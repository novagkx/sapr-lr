==> flow/design.v <==
module apb_slave_v2 (
    input  logic        pclk,
    input  logic        presetn,
    input  logic [31:0] paddr,
    input  logic [31:0] pwdata,
    input  logic        psel,
    input  logic        penable,
    input  logic        pwrite,
    output logic        pready,
    output logic        pslverr,
    output logic [31:0] prdata
);
    logic [31:0] ctrl_reg;       
    logic [31:0] sin_out_reg;    
    logic [31:0] sin_lut [0:7];
    initial begin
        sin_lut[0] = 32'h00000000;  
        sin_lut[1] = 32'h00007071;  
        sin_lut[2] = 32'h00010000;  
        sin_lut[3] = 32'h00007071;  
        sin_lut[4] = 32'h00000000;  
        sin_lut[5] = 32'hFFFF8F8F;  
        sin_lut[6] = 32'hFFFF0000;  
        sin_lut[7] = 32'hFFFF8F8F;  
    end
    enum logic [1:0] { APB_SETUP, APB_W_ENABLE, APB_R_ENABLE } apb_st;
    always_ff @(posedge pclk or negedge presetn) begin
        if (!presetn) begin
            ctrl_reg    <= 32'h0;
            sin_out_reg <= 32'h0;
            prdata      <= 32'h0;
            pready      <= 1'b0;
            pslverr     <= 1'b0;
            apb_st      <= APB_SETUP;
        end
        else begin
            case (apb_st)
                APB_SETUP: begin
                    pready  <= 1'b0;
                    pslverr <= 1'b0;
                    prdata  <= 32'h0;
                    if (psel && !penable) begin
                        apb_st <= pwrite ? APB_W_ENABLE : APB_R_ENABLE;
                    end
                end
                APB_W_ENABLE: begin
                    if (psel && penable && pwrite) begin
                        pready <= 1'b1;
                        case (paddr[7:0])
                            8'h10: begin
                                ctrl_reg <= pwdata;
                                if (pwdata[2:0] <= 7)
                                    sin_out_reg <= sin_lut[pwdata[2:0]];
                                else begin
                                    sin_out_reg <= 32'hDEAD_BEEF;
                                    pslverr <= 1'b1;
                                end
                            end
                            default: pslverr <= 1'b1;
                        endcase
                        apb_st <= APB_SETUP;
                    end
                end
                APB_R_ENABLE: begin
                    if (psel && penable && !pwrite) begin
                        pready <= 1'b1;
                        case (paddr[7:0])
                            8'h10: prdata <= ctrl_reg;
                            8'h14: prdata <= sin_out_reg;
                            default: pslverr <= 1'b1;
                        endcase
                        apb_st <= APB_SETUP;
                    end
                end
                default: begin
                    pslverr <= 1'b1;
                    apb_st  <= APB_SETUP;
                end
            endcase
        end
    end
endmodule
* Reports on apb_slave_v2
What the tools print for apb_slave_v2, step after step.
Lines are those of the file above, counted from 1.
Cell names lack the library's common part.
The mark n/a stands for no value.
- Top module :: apb_slave_v2
- Clock :: pclk
- Cell library :: sky130hd
- Timing corner :: tt_025C_1v80

* After elaboration
Yosys after proc, flatten, opt, wreduce and memory -nomap, before mapping. Print and check cells are not counted. Equal cells are merged and count once.
Memory sizes are those after Yosys's memory passes, which may raise the word count (mostly to a power of two), join words into wider ones and drop unused or constant bits.
- Flip-flop bits (word level) :: 68
- Latch bits :: 0
- Bits in writable memories :: 0
- Bits in read-only memories :: 256
- Word width x clocked read ports :: 32
- Memory cells :: 1
- Input bits :: 69
** Memory list
- sin_lut :: words 8, width 32, read ports 1, write ports 0, RTL line 15 : logic [31:0] sin_lut [0:7];
- Add/sub/neg operators :: 0
- $mul :: 0
- Divide/modulo/power cells :: 0
- Magnitude comparators :: 1
- Eq/ne operators :: 10
- Shifts and indexed selects :: 0
- Muxes and demuxes :: 17
- Bitwise gates (word level) :: 0
- Reductions and logical operators :: 16
** Operators with widths (number)
- case mux 32 bit (select 2 bit) :: 2
- two-way mux 32 bit :: 1
- == test 8 x 5 -> 1 bit (second input constant) :: 2
- AND reduction 3 bit :: 4
- inequality test 2 bit (second input constant) :: 4
- two-way mux 2 bit :: 4
- two-way mux 1 bit :: 7
- inequality test 3 bit (second input constant) :: 2
- case mux 2 bit (select 3 bit) :: 1
- case mux 1 bit (select 3 bit) :: 2
- logical AND 1 bit :: 4
- AND reduction 4 bit :: 1
- zero test 1 bit :: 3
- less-or-equal comparator 3 bit (second input constant) :: 1
- nonzero test 3 bit :: 1
- == test 2 x 1 -> 1 bit (second input constant) :: 1
- == test 2 bit (second input constant) :: 1
- zero test 2 bit :: 1
- nonzero test 2 bit :: 1
- OR reduction 2 bit :: 1

* Longest topological paths
Yosys ltp: most cells in a row. Word level: on the elaborated netlist, between registers, memories and ports. Mapped: between sequential cells and ports; inverters and the memories' decode and read muxes count.
- Depth in word-level cells :: 5
- ABC_AREA :: 0
- Mapped depth :: 5
- Depth with buffers taken out :: 4

* After synthesis
Yosys stat after the flow's synthesis: flattened, memories mapped to cells. It holds for the ABC_AREA given above (unset counts as 0); a run with the other value may have another netlist.
The area totals of this step are shown rounded.
- Mapped cells :: 231
- Cell area after synthesis :: 0.00308 mm2
- Area of sequential cells :: 0.00183 mm2
- Mapped flip-flops :: 73
- Buffers :: 14
** Cell types (number)
- dfrtp_1 :: 72
- mux2_2 :: 32
- o2bb2ai_1 :: 21
- a21oi_1 :: 33
- o2bb2ai_2 :: 10
- o21ai_0 :: 9
- buf_2 :: 7
- nor3_4 :: 2
- dfstp_2 :: 1
- inv_1 :: 7
- nand2_1 :: 6
- mux2i_1 :: 2
- clkbuf_1 :: 5
- nor4b_2 :: 1
- or4b_4 :: 1
- nand4_1 :: 2
- buf_6 :: 1
- nor3_2 :: 1
Other cell types: 17; their cells: 18.

* Path before layout
OpenSTA on the mapped netlist: ideal clock, no wires. The path of least setup slack (recovery checks aside). Input and output delay are each 20% of the period. Register names are those of the netlist, which keeps one name where synthesis merged equal registers.
- Path type :: input to register
- Start :: input paddr[3]
- End :: register prdata[21]
- Period :: 1.74 ns
- Library setup time :: 0.078 ns
- Launch time at the first pin :: 0.348 ns
- Arrival time :: 1.553 ns
- Data required time :: 1.662 ns
- Path slack :: 0.109 ns
- Delay of the path :: 1.283 ns
- Stages :: 5
- Buffers on the path :: 1
- Synthesis period reached :: 1.631 ns
"delay of the path" = arrival - input delay + setup time.
"stages" counts driving pins, that of a launching flip-flop among them; a cell with two outputs on the path counts twice.
"synthesis period reached" is the clock period less the worst setup slack; recovery checks do not enter. This is arithmetic on one report: input and output delays are still those of the set period (20% each).
Between the ends stands the longest chain of elaborated cells between them, by number of cells; it is not shown to be the way that was timed. Of several equally long chains one is given.
Each line given opens the expression or statement behind the cell; cells for indexed reads and writes are added by Yosys, which also makes memories of some case tables.
A register here has more assigning lines than the two given.
- Cells stage by stage :: or4b_1 nor3_4 buf_6 a21oi_1 o2bb2ai_2
- Cells in the longest elaborated chain :: 4
** Ends and longest elaborated chain, after synthesis
- start, declared :: RTL line 4 : input  logic [31:0] paddr,
- == test 8 x 5 -> 1 bit :: RTL line 67 : case (paddr[7:0])
- case mux 32 bit (select 2 bit) :: RTL line 67
- two-way mux 32 bit :: RTL line 65 : if (psel && penable && !pwrite) begin
- case mux 32 bit (select 2 bit) :: RTL line 37 : case (apb_st)
- end, assigned :: RTL line 68 : 8'h10: prdata <= ctrl_reg;
- end, assigned :: RTL line 69 : 8'h14: prdata <= sin_out_reg;
- end, declared :: RTL line 11 : output logic [31:0] prdata

Settings of 2 stored flow runs for module apb_slave_v2 (sky130hd), not sorted in any way. The constraints put input and output delay at 20% of the set period each and load the outputs with 0.01 pF.

** Entry A
- Settings :: period_ns=1.36; CORE_UTILIZATION=68; PLACE_DENSITY_LB_ADDON=0.0; CORE_MARGIN=5; TNS_END_PERCENT=20; GPL_TIMING_DRIVEN=0; CTS_CLUSTER_DIAMETER=343; CAP_MARGIN=20; SLEW_MARGIN=20
- Outcome :: not finished: clock tree synthesis ended with error DPL-0033

** Entry B
- Settings :: period_ns=1.63; CORE_UTILIZATION=44; PLACE_DENSITY_LB_ADDON=0.24; CELL_PAD_IN_SITES_GLOBAL_PLACEMENT=3; TNS_END_PERCENT=45; ABC_AREA=1; CTS_CLUSTER_SIZE=87; CTS_CLUSTER_DIAMETER=42; CAP_MARGIN=40; MIN_ROUTING_LAYER=met1; CORE_MARGIN=2; SLEW_MARGIN=20
- Outcome :: not finished: placement ended with error FLW-0024
